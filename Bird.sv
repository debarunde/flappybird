==> flow/design.v <==
module Bird (
input Reset, frame_clk,
input [7:0] keycode,
input [9:0] Pipe1X, Pipe1Y, Pipe2X,Pipe2Y, Pipe3X,Pipe3Y, Pipe4X,Pipe4Y,
output GAME_END,
output [7:0] Current_Score, High_Score,
output [9:0]  BirdX, BirdY, BirdS
);
logic [9:0] Bird_X_Pos, Bird_X_Motion, Bird_Y_Pos, Bird_Y_Motion, Bird_Size, Bird_DY_Motion, Gravity;
logic [7:0] Current_Score_ip, High_Score_ip;
logic [1:0] delay; 
logic Game_Start, Game_End, Scored_Once_Pipe1, Scored_Once_Pipe2, Scored_Once_Pipe3, Scored_Once_Pipe4, Stop;
    parameter [9:0] Bird_X_Center=120;   
    parameter [9:0] Bird_Y_Center=240;   
    parameter [9:0] Bird_X_Min=0;        
    parameter [9:0] Bird_X_Max=639;      
    parameter [9:0] Bird_Y_Min=0;        
    parameter [9:0] Bird_Y_Max=479;      
    parameter [9:0] Bird_X_Step=1;       
    parameter [9:0] Bird_Y_Step=1;       
    assign Bird_Size = 7;   
    always_ff @ (posedge Reset or posedge frame_clk )
    begin: Move_Bird
        if (Reset)   
        begin 
            Bird_Y_Motion <= 10'd0;  
				Bird_X_Motion <= 10'd0;  
				Bird_DY_Motion <= 10'd0;
				Bird_Y_Pos <= Bird_Y_Center;
				Bird_X_Pos <= Bird_X_Center;
				Current_Score_ip <= 0;
				Scored_Once_Pipe1 <= 0;
				Scored_Once_Pipe2 <= 0;
				Scored_Once_Pipe3 <= 0;
				Scored_Once_Pipe4 <= 0;
				Game_End <= 0;
        end
        else
        begin 
				 if (Game_End == 1) begin
						Bird_Y_Motion <= 0;
						if(Current_Score_ip > High_Score_ip) High_Score_ip <= Current_Score_ip;
					  end
				 else if ( (Bird_Y_Pos + Bird_Size) >= Bird_Y_Max )begin   
					  Bird_Y_Motion <= 0;  
					  Game_Start <= 0;
					  Game_End <= 1;
					  end
				 else if ( (Bird_Y_Pos + Bird_Size) <= Bird_Y_Min ) begin   
					  Bird_Y_Motion <= 0;
					  Game_Start <= 0;
					  Game_End <= 1;
					  end
				else if ((((Bird_X_Pos + Bird_Size) - 5 <= Pipe1X + 25) && ((Bird_X_Pos + Bird_Size) + 5 >= Pipe1X - 25))  && ((Bird_Y_Pos - Bird_Size + 15) >= Pipe1Y + 75 || (Bird_Y_Pos + Bird_Size - 15) <= Pipe1Y - 75)) begin	 
						Bird_Y_Motion <= 0;
					  Game_Start <= 0;
					  Game_End <= 1;
					  end
				else if ((((Bird_X_Pos + Bird_Size - 5) <= Pipe2X + 25) && ((Bird_X_Pos + Bird_Size + 5) >= Pipe2X - 25))  && ((Bird_Y_Pos - Bird_Size + 15) >= Pipe2Y + 75 || (Bird_Y_Pos + Bird_Size - 15) <= Pipe2Y - 75)) begin	 
						Bird_Y_Motion <= 0;
					  Game_Start <= 0;
					  Game_End <= 1;
					  end
			   else if ((((Bird_X_Pos + Bird_Size - 5) <= Pipe3X + 25) && ((Bird_X_Pos + Bird_Size + 5) >= Pipe3X - 25))  && ((Bird_Y_Pos - Bird_Size + 15) >= Pipe3Y + 75 || (Bird_Y_Pos + Bird_Size - 15) <= Pipe3Y - 75)) begin	 
						Bird_Y_Motion <= 0;
					  Game_Start <= 0;
					  Game_End <= 1;
					  end
				else if ((((Bird_X_Pos + Bird_Size - 5) <= Pipe4X + 25) && ((Bird_X_Pos + Bird_Size + 5) >= Pipe4X - 25))  && ((Bird_Y_Pos - Bird_Size + 15) >= Pipe4Y + 75 || (Bird_Y_Pos + Bird_Size - 15) <= Pipe4Y - 75)) begin	 
						Bird_Y_Motion <= 0;
					  Game_Start <= 0;
					  Game_End <= 1;
					  end
				else if (Game_End != 1 && 
				(((Bird_X_Pos + Bird_Size) <= Pipe1X + 25) && ((Bird_X_Pos + Bird_Size) >= Pipe1X - 25))  && 
				((Bird_Y_Pos + Bird_Size) <= Pipe1Y + 75 || (Bird_Y_Pos + Bird_Size) >= Pipe1Y - 75) &&
				Scored_Once_Pipe1 == 0) begin
							Current_Score_ip <= Current_Score_ip + 1;
							Scored_Once_Pipe1 <= 1;
							Scored_Once_Pipe2 <= 0;
					  end
				else if (Game_End != 1 && 
				(((Bird_X_Pos + Bird_Size) <= Pipe2X + 25) && ((Bird_X_Pos + Bird_Size) >= Pipe2X - 25))  && 
				((Bird_Y_Pos + Bird_Size) <= Pipe2Y + 75 || (Bird_Y_Pos + Bird_Size) >= Pipe2Y - 75) &&
				Scored_Once_Pipe2 == 0) begin
							Current_Score_ip <= Current_Score_ip + 1;
							Scored_Once_Pipe2 <= 1;
							Scored_Once_Pipe3 <= 0;
					  end
				else if (Game_End != 1 && 
				(((Bird_X_Pos + Bird_Size) <= Pipe3X + 25) && ((Bird_X_Pos + Bird_Size) >= Pipe3X - 25))  && 
				((Bird_Y_Pos + Bird_Size) <= Pipe3Y + 75 || (Bird_Y_Pos + Bird_Size) >= Pipe3Y - 75) &&
				Scored_Once_Pipe3 == 0) begin
							Current_Score_ip <= Current_Score_ip + 1;
							Scored_Once_Pipe3 <= 1;
							Scored_Once_Pipe4 <= 0;
					  end
				else if (Game_End != 1 && 
				(((Bird_X_Pos + Bird_Size) <= Pipe4X + 25) && ((Bird_X_Pos + Bird_Size) >= Pipe4X - 25))  && 
				((Bird_Y_Pos + Bird_Size) <= Pipe4Y + 75 || (Bird_Y_Pos + Bird_Size) >= Pipe4Y - 75) &&
				Scored_Once_Pipe4 == 0) begin
							Current_Score_ip <= Current_Score_ip + 1;
							Scored_Once_Pipe4 <= 1;
							Scored_Once_Pipe1 <= 0;
					  end
				 else
				 begin
					  Bird_Y_Motion <= Bird_Y_Motion;  
				 case (keycode)
					8'h2c : begin  
								Bird_DY_Motion <= 0 - 3;
								Bird_X_Motion <= 0; 
								Bird_Y_Motion <= Bird_DY_Motion;
								Gravity <= 1;
								Game_Start <= 1;
								Stop = 0;
							  end
					8'h16 : begin  
				Bird_Y_Motion <= 10'd0;  
				Bird_X_Motion <= 10'd0;  
				Bird_DY_Motion <= 10'd0;
				Bird_Y_Pos <= Bird_Y_Center;
				Bird_X_Pos <= Bird_X_Center;
				Game_Start <= 0;
							 end  
					8'h15: begin  
						 Bird_Y_Motion <= 10'd0;  
				Bird_X_Motion <= 10'd0;  
				Bird_DY_Motion <= 10'd0;
				Bird_Y_Pos <= Bird_Y_Center;
				Bird_X_Pos <= Bird_X_Center;
				Current_Score_ip <= 0;
				Scored_Once_Pipe1 <= 0;
				Scored_Once_Pipe2 <= 0;
				Scored_Once_Pipe3 <= 0;
				Scored_Once_Pipe4 <= 0;
				Gravity = 0;
				Stop = 1;
					end
					default: 
						begin
					if(Game_Start == 1 && Stop == 0) begin
						delay = delay + 1;
						if(delay == 3)
						begin
							Gravity <= Gravity + 1;
							Bird_DY_Motion <= Bird_Y_Motion + (Gravity/8);
							Bird_X_Motion <= 0;
							Bird_Y_Motion <= Bird_DY_Motion;
							delay = 0;
						end
						else begin
							Bird_Y_Motion <= Bird_DY_Motion;
						end
						end
						end
			   endcase
				end
				 Bird_Y_Pos <= (Bird_Y_Pos + Bird_Y_Motion);   
				 Bird_X_Pos <= (Bird_X_Pos + Bird_X_Motion);
				 GAME_END <= Game_End;  
		end  
    end
    assign BirdX = Bird_X_Pos;
    assign BirdY = Bird_Y_Pos;
    assign BirdS = Bird_Size;
	 assign Current_Score = Current_Score_ip;
	 assign High_Score = High_Score_ip;
endmodule 
Reports on Bird
The steps from the RTL of Bird to its reports follow in flow order.
Lines are those of the file above, counted from 1.
Library cell names are shortened.
{"block": "design", "top": "Bird", "clock_port": "frame_clk", "cell_library": "sky130hd", "pvt_corner": "tt_025C_1v80"}

After elaboration
Yosys after proc, flatten, opt, wreduce and memory -nomap, before mapping. Memory bits, and registers merged into a memory's read port (data or address), are not among the register bits. Print and check cells are not counted.
{"block": "word_totals", "ff_bits": 86, "wordCells": 234}
{"block": "op_classes", "add_sub_neg": 30, "compare": 35, "equal": 17, "n_mux": 53, "n_logic": 19, "n_reduce_logical": 63}
{"block": "op_table", "operator": ">= comparator 32 bit", "n": 14}
{"block": "op_table", "operator": "<= comparator 32 x 11 -> 1 bit", "n": 8}
{"block": "op_table", "operator": "<= comparator 32 bit", "n": 8}
{"block": "op_table", "operator": "2-to-1 mux 10 bit", "n": 19}
{"block": "op_table", "operator": ">= comparator 11 x 32 -> 1 bit", "n": 2}
{"block": "op_table", "operator": "adder 10 x 5 -> 11 bit (second input constant)", "n": 4}
{"block": "op_table", "operator": "subtractor 10 x 5 -> 11 bit (second input constant)", "n": 4}
{"block": "op_table", "operator": "adder 10 x 7 -> 11 bit (second input constant)", "n": 4}
{"block": "op_table", "operator": "subtractor 10 x 7 -> 11 bit (second input constant)", "n": 4}
{"block": "op_table", "operator": "AND reduction 10 bit", "n": 4}
{"block": "op_table", "operator": "case mux 10 bit (select 2 bit)", "n": 2}
{"block": "op_table", "operator": "2-to-1 mux 8 bit", "n": 5}
{"block": "op_table", "operator": "AND reduction 13 bit", "n": 3}
{"block": "op_table", "operator": "adder 32 x 3 -> 32 bit (second input constant)", "n": 1}
{"block": "op_table", "operator": "subtractor 32 x 3 -> 32 bit (second input constant)", "n": 1}
{"block": "op_table", "operator": "subtractor 32 x 4 -> 32 bit (second input constant)", "n": 1}
{"block": "op_table", "operator": "inequality test 8 bit (second input constant)", "n": 4}
{"block": "op_table", "operator": "case mux 10 bit (select 3 bit)", "n": 1}
{"block": "op_table", "operator": "inequality test 7 bit (second input constant)", "n": 4}
{"block": "op_table", "operator": "logical AND 1 bit", "n": 25}
{"block": "op_table", "operator": "nonzero test 3 bit", "n": 8}
{"block": "op_table", "operator": "2-to-1 mux 1 bit", "n": 24}
{"block": "op_table", "operator": "adder 10 x 3 -> 11 bit (second input constant)", "n": 2}
{"block": "op_table", "operator": "adder 10 bit", "n": 2}
{"block": "op_table", "operator": "NOT 1 bit", "n": 19}
{"block": "op_table", "operator": "== test 8 x 5 -> 1 bit (second input constant)", "n": 2}
{"block": "op_table", "operator": "AND reduction 15 bit", "n": 1}
{"block": "op_table", "operator": "AND reduction 14 bit", "n": 1}
Not listed: further kinds 27, cells in them 40.

Logic depth
Depth = most cells in a row (Yosys ltp): at word level without a register or memory, in the mapped netlist without a sequential cell, where the memories' decode and read muxes count.
{"block": "depth", "ltp_word": 17, "abc_area": 0, "ltp_mapped": 26}

Netlist
The flow's flattened synthesis, as Yosys stat reports it; memories are mapped. The netlist is that of the ABC_AREA named above (0 if unset); the other value can give another one.
{"block": "synth_totals", "cell_count": 1560, "area_um2": 12548.3, "sequential_area_um2": 1771.7, "flip_flops": 66}
{"block": "by_type", "type": "ha_1", "n": 253, "area_total_um2": 3.17E+03}
{"block": "by_type", "type": "dfrtp_1", "n": 39, "area_total_um2": 975.936}
{"block": "by_type", "type": "edfxtp_1", "n": 23, "area_total_um2": 690.662}
{"block": "by_type", "type": "xor2_1", "n": 69, "area_total_um2": 604.33}
{"block": "by_type", "type": "xnor2_1", "n": 63, "area_total_um2": 551.779}
{"block": "by_type", "type": "a21oi_1", "n": 109, "area_total_um2": 545.523}
{"block": "by_type", "type": "nor2_1", "n": 116, "area_total_um2": 435.418}
{"block": "by_type", "type": "o21ai_0", "n": 87, "area_total_um2": 435.418}
{"block": "by_type", "type": "nand2_1", "n": 86, "area_total_um2": 322.81}
{"block": "by_type", "type": "a21o_1", "n": 36, "area_total_um2": 270.259}
{"block": "by_type", "type": "inv_1", "n": 68, "area_total_um2": 255.245}
{"block": "by_type", "type": "nand3_1", "n": 46, "area_total_um2": 230.221}
{"block": "by_type", "type": "clkbuf_1", "n": 54, "area_total_um2": 202.694}
{"block": "by_type", "type": "nor3_1", "n": 36, "area_total_um2": 180.173}
{"block": "by_type", "type": "o211ai_1", "n": 23, "area_total_um2": 172.666}
{"block": "by_type", "type": "nor2b_1", "n": 27, "area_total_um2": 168.912}
{"block": "by_type", "type": "a211oi_1", "n": 22, "area_total_um2": 165.158}
{"block": "by_type", "type": "nand4_1", "n": 26, "area_total_um2": 162.656}
Other cell types: 67; their cells: 377.

Timing after synthesis
Path of least setup slack by OpenSTA after synthesis, without wires, with an ideal clock, recovery checks aside; 20% of the period is set as input and as output delay. Where synthesis merged equal registers, the netlist keeps one of their names.
{"block": "synth_timing", "path_kind": "reg-to-reg", "startpoint": "reg Bird_Y_Pos[0]", "endpoint": "reg Gravity[0]", "tclk_ns": 6.82, "t_arrival_ns": 6.143, "required_ns": 6.428, "path_slack_ns": 0.284, "delay_ns": 6.535, "path_stages": 25, "period_less_setup_slack_ns": 6.536}
"delay_ns" is the arrival time less input delay plus setup time.
"path_stages": output pins that drive a net of the path, with the launching flip-flop's if there is one; two outputs of one cell count as two.
"period_less_setup_slack_ns" is the clock period less the worst setup slack; recovery checks do not enter. This is arithmetic on one report: input and output delays are still those of the set period (20% each).
Between the ends stands the longest chain of elaborated cells between them, by number of cells; it is not shown to be the way that was timed. Of several equally long chains one is given.
Each line given opens the expression or statement behind the cell; cells for indexed reads and writes are added by Yosys, which also makes memories of some case tables.
At most two assigning lines are given for a register; there are more.
{"block": "synth_between", "cell_sequence": "dfrtp_1 clkbuf_1 inv_1 ha_1 clkbuf_1 inv_1 nand3_1 a21oi_1 o21ai_0 o211ai_1 or3_1 mux2_2 o32ai_1 xnor2_1 ha_1 a21o_1 a21oi_1 nand2_1 a41o_1 a211o_1 o2111ai_1 nand4_1 buf_2 nor3_1 nor3b_1", "elab_chain_len": 7}
{"block": "synth_rtl", "item": "from (decl)", "line": 9, "source": "logic [9:0] Bird_X_Pos, Bird_X_Motion, Bird_Y_Pos, Bird_Y_Motion, Bird_Size, Bird_DY_Motion, Gravity;"}
{"block": "synth_rtl", "item": "from (assign)", "line": 29, "source": "Bird_Y_Pos <= Bird_Y_Center;"}
{"block": "synth_rtl", "item": "from (assign)", "line": 122, "source": "Bird_Y_Pos <= Bird_Y_Center;"}
{"block": "synth_rtl", "item": "subtractor 10 x 3 -> 11 bit", "line": 54, "source": "else if ((((Bird_X_Pos + Bird_Size) - 5 <= Pipe1X + 25) && ((Bird_X_Pos + Bird_Size) + 5 >= Pipe1X - 25)) && ( ..."}
{"block": "synth_rtl", "item": "adder 11 x 5 -> 12 bit", "line": 54}
{"block": "synth_rtl", "item": ">= comparator 32 bit", "line": 54}
{"block": "synth_rtl", "item": "logical OR 1 bit", "line": 54}
{"block": "synth_rtl", "item": "logical AND 1 bit", "line": 54}
{"block": "synth_rtl", "item": "NOT 1 bit"}
{"block": "synth_rtl", "item": "AND reduction 15 bit"}
{"block": "synth_rtl", "item": "to (assign)", "line": 114, "source": "Gravity <= 1;"}
{"block": "synth_rtl", "item": "to (assign)", "line": 146, "source": "Gravity <= Gravity + 1;"}
{"block": "synth_rtl", "item": "to (decl)", "line": 9}

Timing after layout
Path of least setup slack in the final report of run 1 (OpenROAD, finished layout, wires in). Where an end is a register, its clock arrival counts in the times.
{"block": "layout_timing", "path_kind": "reg-to-reg", "startpoint": "reg Bird_Y_Pos[1]", "endpoint": "reg Bird_DY_Motion[2]", "tclk_ns": 6.51, "t_arrival_ns": 6.23, "required_ns": 6.72, "path_slack_ns": 0.49, "path_stages": 23}
Between the ends stands the longest chain of elaborated cells between them, by number of cells; it is not shown to be the way that was timed. Of several equally long chains one is given.
At most two assigning lines are given for a register; there are more.
{"block": "layout_between", "cell_sequence": "dfrtp_1 inv_1 ha_1 inv_1 nand3_1 a21oi_1 o21ai_0 o211ai_1 or3_1 mux2_2 o32ai_1 xnor2_1 buf_4 ha_1 a21o_1 a21oi_1 nand2_1 a41o_1 a211o_1 o2111ai_1 nand4_1 a211oi_4 mux2_2", "elab_chain_len": 7}
{"block": "layout_rtl", "item": "from (decl)", "line": 9, "source": "logic [9:0] Bird_X_Pos, Bird_X_Motion, Bird_Y_Pos, Bird_Y_Motion, Bird_Size, Bird_DY_Motion, Gravity;"}
{"block": "layout_rtl", "item": "from (assign)", "line": 29, "source": "Bird_Y_Pos <= Bird_Y_Center;"}
{"block": "layout_rtl", "item": "from (assign)", "line": 122, "source": "Bird_Y_Pos <= Bird_Y_Center;"}
{"block": "layout_rtl", "item": "subtractor 10 x 3 -> 11 bit", "line": 54, "source": "else if ((((Bird_X_Pos + Bird_Size) - 5 <= Pipe1X + 25) && ((Bird_X_Pos + Bird_Size) + 5 >= Pipe1X - 25)) && ( ..."}
{"block": "layout_rtl", "item": "adder 11 x 5 -> 12 bit", "line": 54}
{"block": "layout_rtl", "item": ">= comparator 32 bit", "line": 54}
{"block": "layout_rtl", "item": "logical OR 1 bit", "line": 54}
{"block": "layout_rtl", "item": "logical AND 1 bit", "line": 54}
{"block": "layout_rtl", "item": "NOT 1 bit"}
{"block": "layout_rtl", "item": "AND reduction 13 bit"}
{"block": "layout_rtl", "item": "to (assign)", "line": 111, "source": "Bird_DY_Motion <= 0 - 3;"}
{"block": "layout_rtl", "item": "to (assign)", "line": 147, "source": "Bird_DY_Motion <= Bird_Y_Motion + (Gravity/8);"}
{"block": "layout_rtl", "item": "to (decl)", "line": 9}

Hand-over note for Bird

Bird through Yosys and OpenROAD on sky130hd: 2 stored runs, unordered, with their settings and measured results. The constraints put input and output delay at 20% of the set period each and load the outputs with 0.01 pF.
By "timing.achieved_period_ns" is meant the clock period of the run minus its worst setup slack. This is arithmetic on one report: input and output delays are still those of the set period (20% each).
"worst_setup_path_time_ns": the worst setup path's part of the clock period (all of it between registers, 20% less for each end at a port) less its slack. A launch clock that arrives late makes it longer, a capture clock that arrives late makes it shorter.
"total_power_w" is the tool's figure for a default switching activity; nothing was simulated.

Run 1
==> flow/run.sh <==
#!/bin/bash
# the make line also repeats the synthesis and layout settings of config.mk as NAME=value (left out here)
make -C /OpenROAD-flow-scripts/flow DESIGN_CONFIG=/design/flow/config.mk WORK_HOME=/design/flow/orfs CLKGATE_MAP_FILE= finish
==> flow/config.mk <==
export PLATFORM = sky130hd
export DESIGN_NAME = Bird
export DESIGN_NICKNAME = Bird
export VERILOG_FILES = /design/flow/design.v
export SDC_FILE = /design/flow/constraint.sdc
export NUM_CORES = 4
export LEC_CHECK = 0
export CAP_MARGIN = 20
export CORE_MARGIN = 2
export CORE_UTILIZATION = 40
export SLEW_MARGIN = 20
==> flow/constraint.sdc <==
create_clock -name core_clock -period 6.51 [get_ports {frame_clk}]
set_input_delay 1.3020 -clock core_clock [delete_from_list [all_inputs] [get_ports {frame_clk}]]
set_output_delay 1.3020 -clock core_clock [all_outputs]
set_load 0.01 [all_outputs]

==> results of run 1, as JSON <==
{
  "synthesis_area_um2": 12548.3,
  "die_um2": 32802.6,
  "finish.stdcell_area_um2": 14440.1,
  "util_frac": 0.47,
  "fin_ws_ns": 0.490,
  "final_setup_tns_ns": 0.000,
  "holdWs_ns": 0.500,
  "total_power_w": 0.006807,
  "timing.achieved_period_ns": 6.020,
  "worst_setup_path_time_ns": 6.02,
  "path_kind": "reg-to-reg"
}

Run 2
==> flow/run.sh <==
#!/bin/bash
# the make line also repeats the synthesis and layout settings of config.mk as NAME=value (left out here)
make -C /OpenROAD-flow-scripts/flow DESIGN_CONFIG=/design/flow/config.mk WORK_HOME=/design/flow/orfs CLKGATE_MAP_FILE= finish
==> flow/config.mk <==
export PLATFORM = sky130hd
export DESIGN_NAME = Bird
export DESIGN_NICKNAME = Bird
export VERILOG_FILES = /design/flow/design.v
export SDC_FILE = /design/flow/constraint.sdc
export NUM_CORES = 4
export LEC_CHECK = 0
export ABC_AREA = 0
export CAP_MARGIN = 20
export CELL_PAD_IN_SITES_GLOBAL_PLACEMENT = 0
export CORE_ASPECT_RATIO = 1.25
export CORE_MARGIN = 2
export CORE_UTILIZATION = 68
export CTS_CLUSTER_DIAMETER = 106
export CTS_CLUSTER_SIZE = 88
export PLACE_DENSITY_LB_ADDON = 0.19
export SETUP_SLACK_MARGIN = 0.55
export SLEW_MARGIN = 30
==> flow/constraint.sdc <==
create_clock -name core_clock -period 7.25 [get_ports {frame_clk}]
set_input_delay 1.4500 -clock core_clock [delete_from_list [all_inputs] [get_ports {frame_clk}]]
set_output_delay 1.4500 -clock core_clock [all_outputs]
set_load 0.01 [all_outputs]

==> results of run 2, as JSON <==
{
  "synthesis_area_um2": 12548.3,
  "die_um2": 19562.3,
  "finish.stdcell_area_um2": 14146.1,
  "util_frac": 0.782,
  "fin_ws_ns": 0.718,
  "final_setup_tns_ns": 0.000,
  "holdWs_ns": 0.507,
  "total_power_w": 0.006007,
  "timing.achieved_period_ns": 6.532,
  "worst_setup_path_time_ns": 6.53,
  "path_kind": "reg-to-reg"
}

End of note.
